==> flow/design.v <==
`default_nettype none
module sender #(CLK_PER_HALF_BIT = 520) (
               input wire [7:0] sdata,
               input wire       tx_start,
               output reg     tx_busy,
               output reg     txd,
               input wire       clk,
               input wire       rstn);
   localparam e_clk_bit = CLK_PER_HALF_BIT * 2 - 1;
   localparam e_clk_stop_bit = (CLK_PER_HALF_BIT*2*9)/10 - 1;
   reg [7:0]                  txbuf;
   reg [3:0]                  status;
   reg [31:0]                 counter;
   reg                        next;
   reg                        fin_stop_bit;
   reg                        rst_ctr;
   localparam s_idle = 0;
   localparam s_start_bit = 1;
   localparam s_bit_0 = 2;
   localparam s_bit_1 = 3;
   localparam s_bit_2 = 4;
   localparam s_bit_3 = 5;
   localparam s_bit_4 = 6;
   localparam s_bit_5 = 7;
   localparam s_bit_6 = 8;
   localparam s_bit_7 = 9;
   localparam s_stop_bit = 10;
   always @(posedge clk) begin
      if (~rstn) begin
         counter <= 0;
         next <= 0;
         fin_stop_bit <=0;
      end else begin
         if (counter == e_clk_bit || rst_ctr) begin
            counter <= 0;
         end else begin
            counter <= counter + 1;
         end
         if (~rst_ctr && counter == e_clk_bit) begin
            next <= 1;
         end else begin
            next <= 0;
         end
         if (~rst_ctr && counter == e_clk_stop_bit) begin
            fin_stop_bit <= 1;
         end else begin
            fin_stop_bit <= 0;
         end
      end
   end
   always @(posedge clk) begin
      if (~rstn) begin
         txbuf <= 8'b0;
         status <= s_idle;
         rst_ctr <= 0;
         txd <= 1;
         tx_busy <= 0;
      end else begin
         rst_ctr <= 0;
         if (status == s_idle) begin
            if (tx_start) begin
               txbuf <= sdata;
               status <= s_start_bit;
               rst_ctr <= 1;
               txd <= 0;
               tx_busy <= 1;
            end
         end else if (status == s_stop_bit) begin
            if (fin_stop_bit) begin
               txd <= 1;
               status <= s_idle;
               tx_busy <= 0;
            end
         end else if (next) begin
            if (status == s_bit_7) begin
               txd <= 1;
               status <= s_stop_bit;
            end else begin
               txd <= txbuf[0];
               txbuf <= txbuf >> 1;
               status <= status + 1;
            end
         end
      end
   end
endmodule  
`default_nettype wire
# Tool chain data of sender
# Tool output for the design above, in the order of the flow.
# Lines are those of the file above, counted from 1.
# Operators carry their Yosys type and port widths (W data, S select, Z words).
# Cell names lack the library's common part.
# Not given: --
dict set report design {
  top_module {sender}
  clock_port {clk}
  cell_library {sky130hd}
  corner {tt_025C_1v80}
}

# Elaborated design
# Yosys after proc, flatten, opt, wreduce and memory -nomap, before mapping. Memory bits, and registers merged into a memory's read port (data or address), are not among the register bits. Print and check cells are not counted. Equal cells are merged and count once.
dict set report classes {
  add_sub_neg 2
  eq_ne 8
  n_mux 24
  bitwise 2
  reduce_and_logical 13
}
# operator count
set ops {}
lappend ops {{$mux W8} 5}
lappend ops {{$add A32 B1 Y32 const B} 1}
lappend ops {{$eq A32 B10 Y1 const B} 1}
lappend ops {{$eq A32 B11 Y1 const B} 1}
lappend ops {{$mux W4} 6}
lappend ops {{$mux W1} 13}
lappend ops {{$eq A4 B4 Y1 const B} 2}
lappend ops {{$ne A2 B2 Y1 const B} 3}
lappend ops {{$reduce_bool A2 Y1} 3}
lappend ops {{$reduce_and A3 Y1} 2}
lappend ops {{$add A4 B1 Y4 const B} 1}
lappend ops {{$logic_not A4 Y1} 1}
lappend ops {{$reduce_and A4 Y1} 1}
lappend ops {{$ne A3 B3 Y1 const B} 1}
lappend ops {{$reduce_bool A3 Y1} 1}
lappend ops {{$logic_and A1 B1 Y1} 2}
lappend ops {{$not A1 Y1} 2}
lappend ops {{$reduce_and A2 Y1} 1}
lappend ops {{$reduce_or A2 Y1} 1}
lappend ops {{$logic_or A1 B1 Y1} 1}
dict set report word_totals {
  regBits 49
  input_bits 11
  output_inout_bits 2
  word_cells 57
}

# Logic depth
# Depth = most cells in a row (Yosys ltp): at word level without a register or memory, in the mapped netlist without a sequential cell, where the memories' decode and read muxes count.
dict set report depth {
  ltp_word 5
  ABC_AREA 0
  ltp_mapped 7
  depth_no_buf 5
}

# Mapped cells and area
# The flow's flattened synthesis, as Yosys stat reports it; memories are mapped. The netlist is that of the ABC_AREA named above (0 if unset); the other value can give another one.
dict set report synth_totals {
  mapped_cells 304
  synth_area_um2 2625.0
  seqArea_um2 980.9
  ffs 49
  buf_cells 21
}
# type count area_total_um2
set types {}
lappend types {dfxtp_1 49 980.941}
lappend types {a21oi_1 22 110.106}
lappend types {mux2i_1 9 90.086}
lappend types {o21ai_0 18 90.086}
lappend types {nand2_1 22 82.579}
lappend types {or4_1 11 82.579}
lappend types {o31ai_1 10 75.072}
lappend types {nor2_1 19 71.318}
lappend types {nand3_1 14 70.067}
lappend types {o311a_1 7 70.067}
lappend types {xnor2_1 8 70.067}
lappend types {nor4_1 11 68.816}
lappend types {clkbuf_1 12 45.043}
lappend types {xor2_1 5 43.792}
lappend types {nand4_4 2 42.541}
lappend types {and3_1 6 37.536}
lappend types {nand4_1 6 37.536}
lappend types {or3_1 6 37.536}
# Not listed: further types 34, cells in them 67.

# Path before layout
# Source: OpenSTA report_checks on the synthesized netlist (no wires, ideal clock, input and output delay 20% of the period each), path of least setup slack; recovery checks are left aside. Register names are those of the netlist, which keeps one name where synthesis merged equal registers.
dict set report synth_timing {
  kind {register to register}
  startpoint {reg counter[0]}
  endpoint {reg counter[30]}
  clock_period_ps 4140
  setup_time_ps 72
  t_first_pin_ps 0
  t_arrival_ps 1700
  required_time_ps 4068
  slack_ps 2368
  path_delay_ps 1772
  path_stages 8
  n_path_buf 2
  period_less_setup_slack_ps 1772
}
# "path_delay_ps" = arrival - input delay + setup time.
# "path_stages": output pins that drive a net of the path, with the launching flip-flop's if there is one; two outputs of one cell count as two.
# "period_less_setup_slack_ps" = period - worst setup slack (recovery checks aside). The figure is calculated, with input and output delays left at 20% of the set period.
# Between the ends stands the longest chain of elaborated cells between them, by number of cells; it is not shown to be the way that was timed. Of several equally long chains one is given.
# Each line given opens the expression or statement behind the cell; cells for indexed reads and writes are added by Yosys, which also makes memories of some case tables.
# At most two assigning lines are given for a register; there are more.
dict set report synth_via {
  path_cell_list {dfxtp_1 ha_1 and2_1 clkbuf_1 nand4_2 buf_2 nor4_1 mux2i_1}
  elab_chain_cells 3
  cone_cells 4
  cone_classes {add/sub: 1; eq/ne: 1; reduce/logical: 2}
}
# item line
set synth_lines {}
lappend synth_lines {{from (decl)} 13} ;# reg [31:0]                 counter;
lappend synth_lines {{from (assign)} 30} ;# counter <= 0;
lappend synth_lines {{from (assign)} 37} ;# counter <= counter + 1;
lappend synth_lines {{$eq A32 B11 Y1} 34} ;# if (counter == e_clk_bit || rst_ctr) begin
lappend synth_lines {{$logic_or A1 B1 Y1} 34}
lappend synth_lines {{$reduce_or A2 Y1} --}
lappend synth_lines {{to (assign)} 35} ;# counter <= 0;
lappend synth_lines {{to (assign)} 37}
lappend synth_lines {{to (decl)} 13}

# Timing after layout
# From the final timing report of run A: the path of least setup slack in the routed layout; clock arrival at registers is part of the times.
# The path's times are printed in steps of 10 ps; the period is the one set.
dict set report layout_timing {
  kind {register to register}
  startpoint {reg counter[3]}
  endpoint {reg counter[31]}
  clock_period_ps 1720
  setup_time_ps 60
  t_first_pin_ps 310
  t_arrival_ps 1940
  required_time_ps 1980
  slack_ps 40
  path_stages 6
  n_path_buf 1
}
# Between the ends stands the longest chain of elaborated cells between them, by number of cells; it is not shown to be the way that was timed. Of several equally long chains one is given.
# At most two assigning lines are given for a register; there are more.
dict set report layout_via {
  path_cell_list {dfxtp_2 buf_6 nand4_4 or4_4 or4_4 a21oi_2}
  elab_chain_cells 3
  cone_cells 4
  cone_classes {add/sub: 1; eq/ne: 1; reduce/logical: 2}
}
# item line
set layout_lines {}
lappend layout_lines {{from (decl)} 13} ;# reg [31:0]                 counter;
lappend layout_lines {{from (assign)} 30} ;# counter <= 0;
lappend layout_lines {{from (assign)} 37} ;# counter <= counter + 1;
lappend layout_lines {{$eq A32 B11 Y1} 34} ;# if (counter == e_clk_bit || rst_ctr) begin
lappend layout_lines {{$logic_or A1 B1 Y1} 34}
lappend layout_lines {{$reduce_or A2 Y1} --}
lappend layout_lines {{to (assign)} 35} ;# counter <= 0;
lappend layout_lines {{to (assign)} 37}
lappend layout_lines {{to (decl)} 13}

; 2 stored runs of sender in the flow (synthesis by Yosys, layout by OpenROAD, sky130hd cells), in arbitrary order. Constraints: input delay and output delay 20% of the set period each, output load 0.01 pF.
; "achieved_period_ps" = clock period - worst setup slack. The figure is calculated, with input and output delays left at 20% of the set period.
; "worst_setup_path_time_ps" = time allowed to the worst setup path (clock period - input delay - output delay, where it has them) - its slack; a late launch clock adds to it, a late capture clock takes from it.
; "power_total_mw" is the tool's figure for a default switching activity; nothing was simulated.
; "worst_setup_path_time_ps" is given in steps of 10 ps.

[run A: settings]
period_ns = 1.72
CORE_UTILIZATION = 35
SETUP_SLACK_MARGIN = 0.01
PLACE_DENSITY_LB_ADDON = 0.22
CELL_PAD_IN_SITES_GLOBAL_PLACEMENT = 0
ABC_AREA = 0
GPL_TIMING_DRIVEN = 1
CAP_MARGIN = 25
MIN_ROUTING_LAYER = met2
CORE_MARGIN = 2
SLEW_MARGIN = 20
[run A: results]
final_setup_tns_ps = 0
hold_worst_slack_ps = 454
power_total_mw = 2.385
finish.stdcell_area_um2 = 3639.7
die_footprint_um2 = 8208.4
ws_setup_ps = 42
worst_setup_path_time_ps = 1680
worst_path_kind = register to register
finalUtil_pct = 50.2
achieved_period_ps = 1678
synthesis_area_um2 = 2625.0

[run B: settings]
period_ns = 1.6
CORE_UTILIZATION = 67
SETUP_SLACK_MARGIN = 0.22
PLACE_DENSITY_LB_ADDON = 0.14
CORE_ASPECT_RATIO = 1.11
CELL_PAD_IN_SITES_DETAIL_PLACEMENT = 2
TNS_END_PERCENT = 60
GPL_ROUTABILITY_DRIVEN = 1
CTS_CLUSTER_DIAMETER = 190
SLEW_MARGIN = 30
MIN_ROUTING_LAYER = met1
CAP_MARGIN = 20
CORE_MARGIN = 2
[run B: results]
outcome = did not finish, placement stopped with DPL-0033
