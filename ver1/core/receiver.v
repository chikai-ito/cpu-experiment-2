==> flow/design.v <==
`default_nettype none
module receiver #(CLK_PER_HALF_BIT = 520) (
               output reg [7:0] rdata,
               output reg       rdata_ready,
               output reg       ferr,
               input wire         rxd,
               input wire         clk,
               input wire         rstn);
	localparam e_clk_bit = CLK_PER_HALF_BIT * 2 - 1;
	localparam e_clk_start_bit = CLK_PER_HALF_BIT;
	reg fin_start_bit;
	reg [31:0] counter;
	reg next;
	reg [3:0] status;
	reg rst_ctr;
	localparam r_idle = 0;
	localparam r_start_bit = 1;
	localparam r_bit_0 = 2;
	localparam r_bit_1 = 3;
	localparam r_bit_2 = 4;
	localparam r_bit_3 = 5;
	localparam r_bit_4 = 6;
	localparam r_bit_5 = 7;
	localparam r_bit_6 = 8;
	localparam r_bit_7 = 9;
	localparam r_stop_bit = 10;
	always @(posedge clk) begin
		if (~rstn) begin
			counter <= 0;
			next <= 0;
			fin_start_bit <= 0;
		end else begin
			if (counter == e_clk_bit || rst_ctr) begin
				counter <= 0;
			end else begin
				counter <= counter + 1;
			end
			if (~rst_ctr && counter == e_clk_bit) begin
		    	next <= 1;
		    end else begin
		    	next <= 0;
		    end
		    if (~rst_ctr && counter == e_clk_start_bit) begin
		    	fin_start_bit <= 1;
		    end else begin
		    	fin_start_bit <= 0;
		    end
		end
	end	
   	always @(posedge clk) begin
    	if (~rstn) begin
	      	rdata <= 8'b0;
	      	rdata_ready <= 1'b0;
	      	ferr <= 1'b0;
			status <= 0;
		end else begin
			rst_ctr <= 0;
			if (status == r_idle) begin
				rdata_ready <= 0;
				rdata <= 8'b0;
				if (~rxd) begin
					status <= r_start_bit;
					rst_ctr <= 1;
				end
			end else if (status == r_start_bit) begin
				if (rxd) begin
					status <= r_idle;
					rst_ctr <= 1;
				end else if (fin_start_bit) begin
					status <= r_bit_0;
					rst_ctr <= 1;
				end		
			end else if (status == r_stop_bit) begin
				if (rxd) begin
					rdata_ready <= 1;
					status <= r_idle;
				end else begin
					ferr <= 1;
					rdata_ready <= 1;
					status <= r_idle;
				end
			end else if (next) begin
				if (status == r_bit_7) begin
					rdata <= rdata >> 1;
					rdata[7] <= rxd;
					status <= r_stop_bit;
				end else begin
					rdata <= rdata >> 1;
					rdata[7] <= rxd;
					status <= status+1;
				end
			end
		end
   	end
endmodule
`default_nettype wire
From RTL to reports: receiver
The steps from the RTL of receiver to its reports follow in flow order.
Lines are those of the file above, counted from 1.
Cell names lack the library's common part.
The mark - stands for no value.

inputs
  design top = receiver
  clock = clk
  standard-cell library = sky130hd
  library corner = tt_025C_1v80

Elaborated design
Source: Yosys, flattened and elaborated, memories not mapped. Widths are those after wreduce. Registers that Yosys merges into a memory's read port (data or address) are not register bits. Print and check cells do not count. Equal cells are merged and count once.

word-level totals
  register bits = 49
  output and inout bits = 10

operators by class
  add/subtract/negate cells = 2
  equality and inequality tests = 7
  multiplexer cells = 15
  bitwise operators = 6
  reduce/logical cells = 11

operators by type and width
  cell                                                    count
  adder 32 x 1 -> 32 bit (second input constant)          1
  equality test 32 x 10 -> 1 bit (second input constant)  1
  equality test 32 x 11 -> 1 bit (second input constant)  1
  two-way mux 4 bit                                       8
  equality test 4 bit (second input constant)             2
  two-way mux 1 bit                                       7
  inverter 1 bit                                          6
  AND reduction 3 bit                                     2
  OR reduction 2 bit                                      2
  adder 4 x 1 -> 4 bit (second input constant)            1
  equality test 4 x 1 -> 1 bit (second input constant)    1
  inequality test 4 bit (second input constant)           1
  logical NOT 4 bit                                       1
  AND reduction 4 bit                                     1
  nonzero test 4 bit                                      1
  logical AND 1 bit                                       2
  inequality test 2 bit (second input constant)           1
  AND reduction 2 bit                                     1
  logical OR 1 bit                                        1

Logic depth
Yosys ltp: most cells in a row. Word level: on the elaborated netlist, between registers, memories and ports. Mapped: between sequential cells and ports; inverters and the memories' decode and read muxes count.

logic depth
  depth after elaboration = 6
  ABC_AREA = 0
  depth in mapped cells = 7
  depth with buffers taken out = 5

Mapped cells and area
Source: synth_stat.txt of the flow (Yosys; design flattened, memories mapped). It holds for the ABC_AREA given above (unset counts as 0); a run with the other value may have another netlist.

cells by type
  type      count  total area (um^2)
  dfxtp_1   48     960.922
  a21oi_1   29     145.139
  nand3_1   25     125.12
  o21ai_0   17     85.082
  or4_1     11     82.579
  nor2_1    21     78.826
  o31ai_1   10     75.072
  xnor2_1   8      70.067
  nor4_1    11     68.816
  xor2_1    7      61.309
  nand4_1   9      56.304
  and4_1    5      43.792
  nand2_1   11     41.29
  edfxtp_1  1      30.029
  inv_1     7      26.275
  ha_1      2      25.024
  nor2b_1   4      25.024
  buf_6     2      22.522

Other cell types: 33; their cells: 57.

mapped netlist
  cells in the netlist = 285
  cell area after synthesis = 2459.9 um^2
  flip-flops = 49
  buffers = 15

Timing after synthesis
Path of least setup slack by OpenSTA after synthesis, without wires, with an ideal clock, recovery checks aside; 20% of the period is set as input and as output delay. Where synthesis merged equal registers, the netlist keeps one of their names.

timing after synthesis
  path type = register -> register
  from = register counter[0]
  to = register counter[10]
  clock period = 1880 ps
  library setup time = 128 ps
  launch time at the first pin = 0 ps
  arrival time = 1626 ps
  slack = 126 ps
  delay of the path = 1754 ps
  stages = 8
  synthesis period reached = 1754 ps

"delay of the path" is the arrival time less input delay plus setup time.
"stages": output pins that drive a net of the path, with the launching flip-flop's if there is one; two outputs of one cell count as two.
"synthesis period reached" is the clock period less the worst setup slack; recovery checks do not enter. This is arithmetic on one report: input and output delays are still those of the set period (20% each).
Between the ends stands the longest chain of elaborated cells between them, by number of cells; it is not shown to be the way that was timed. Of several equally long chains one is given.
A line is the first line of the expression or statement that the cell stems from. Yosys adds cells for indexed reads and writes and turns some case tables into memories.
At most two assigning lines are given for a register; there are more.

between the ends, after synthesis
  cell sequence = dfxtp_1 -> ha_1 -> and3_1 -> buf_2 -> nand3b_1 -> o31ai_2 -> clkbuf_1 -> nor2_1
  cells in the longest elaborated chain = 3

ends and longest elaborated chain, after synthesis
  what                            line  text
  start: declaration              12    reg [31:0] counter;
  start: assignment               29    counter <= 0;
  start: assignment               36    counter <= counter + 1;
  equality test 32 x 11 -> 1 bit  33    if (counter == e_clk_bit || rst_ctr) begin
  logical OR 1 bit                33
  OR reduction 2 bit              -
  end: assignment                 34    counter <= 0;
  end: assignment                 36
  end: declaration                12

Timing after layout
From the final timing report of flow run A: the path of least setup slack in the routed layout; clock arrival at registers is part of the times.
The report prints the path's times to 10 ps; the period is as set.

timing post-layout
  path type = register -> register
  from = register counter[7]
  to = register counter[21]
  clock period = 1580 ps
  library setup time = 110 ps
  launch time at the first pin = 290 ps
  arrival time = 1800 ps
  slack = -40 ps
  stages = 7

Between the ends stands the longest chain of elaborated cells between them, by number of cells; it is not shown to be the way that was timed. Of several equally long chains one is given.
At most two assigning lines are given for a register; there are more.

between the ends, post-layout
  cell sequence = dfxtp_4 -> nor4_2 -> nand3_2 -> o31ai_4 -> buf_6 -> clkbuf_16 -> a21oi_2
  cells in the longest elaborated chain = 3

ends and longest elaborated chain, post-layout
  what                            line  text
  start: declaration              12    reg [31:0] counter;
  start: assignment               29    counter <= 0;
  start: assignment               36    counter <= counter + 1;
  equality test 32 x 11 -> 1 bit  33    if (counter == e_clk_bit || rst_ctr) begin
  logical OR 1 bit                33
  OR reduction 2 bit              -
  end: assignment                 34    counter <= 0;
  end: assignment                 36
  end: declaration                12

Appendix: measured runs

receiver through Yosys and OpenROAD on sky130hd: 2 stored runs, unordered, with their settings and measured results. The constraints put input and output delay at 20% of the set period each and load the outputs with 0.01 pF.
By "time used up by the worst setup path" is meant the share of the clock period that the worst setup path is allowed (20% is reserved at inputs, 20% at outputs), minus its slack. Clock arrival times at its registers enter into it.
"power": no workload was simulated; the value follows from the tool's default switching activity.
"time used up by the worst setup path" is given in steps of 10 ps.
A setting shown as n/a is not set for that run.

setting or result                          flow run A            flow run B
period_ns                                  1.58                  2.1
CORE_UTILIZATION                           22                    61
SETUP_SLACK_MARGIN                         0.2                   n/a
PLACE_DENSITY_LB_ADDON                     0.13                  n/a
CORE_ASPECT_RATIO                          0.98                  n/a
CELL_PAD_IN_SITES_DETAIL_PLACEMENT         0                     n/a
GPL_ROUTABILITY_DRIVEN                     0                     n/a
SLEW_MARGIN                                35                    20
MAX_ROUTING_LAYER                          met5                  n/a
CAP_MARGIN                                 20                    20
CORE_MARGIN                                2                     2
worst slack on setup checks (ps)           -40                   234
chip area after synthesis (Yosys) (um^2)   2459.9                2459.9
time used up by the worst setup path (ps)  1620                  1870
critical path type                         register -> register  register -> register
standard-cell area after layout (um^2)     3849.9                2768.9
area of the die (um^2)                     12043.4               4556.2
worst hold slack in the final report (ps)  452                   480
power (mW)                                 2.790                 1.774
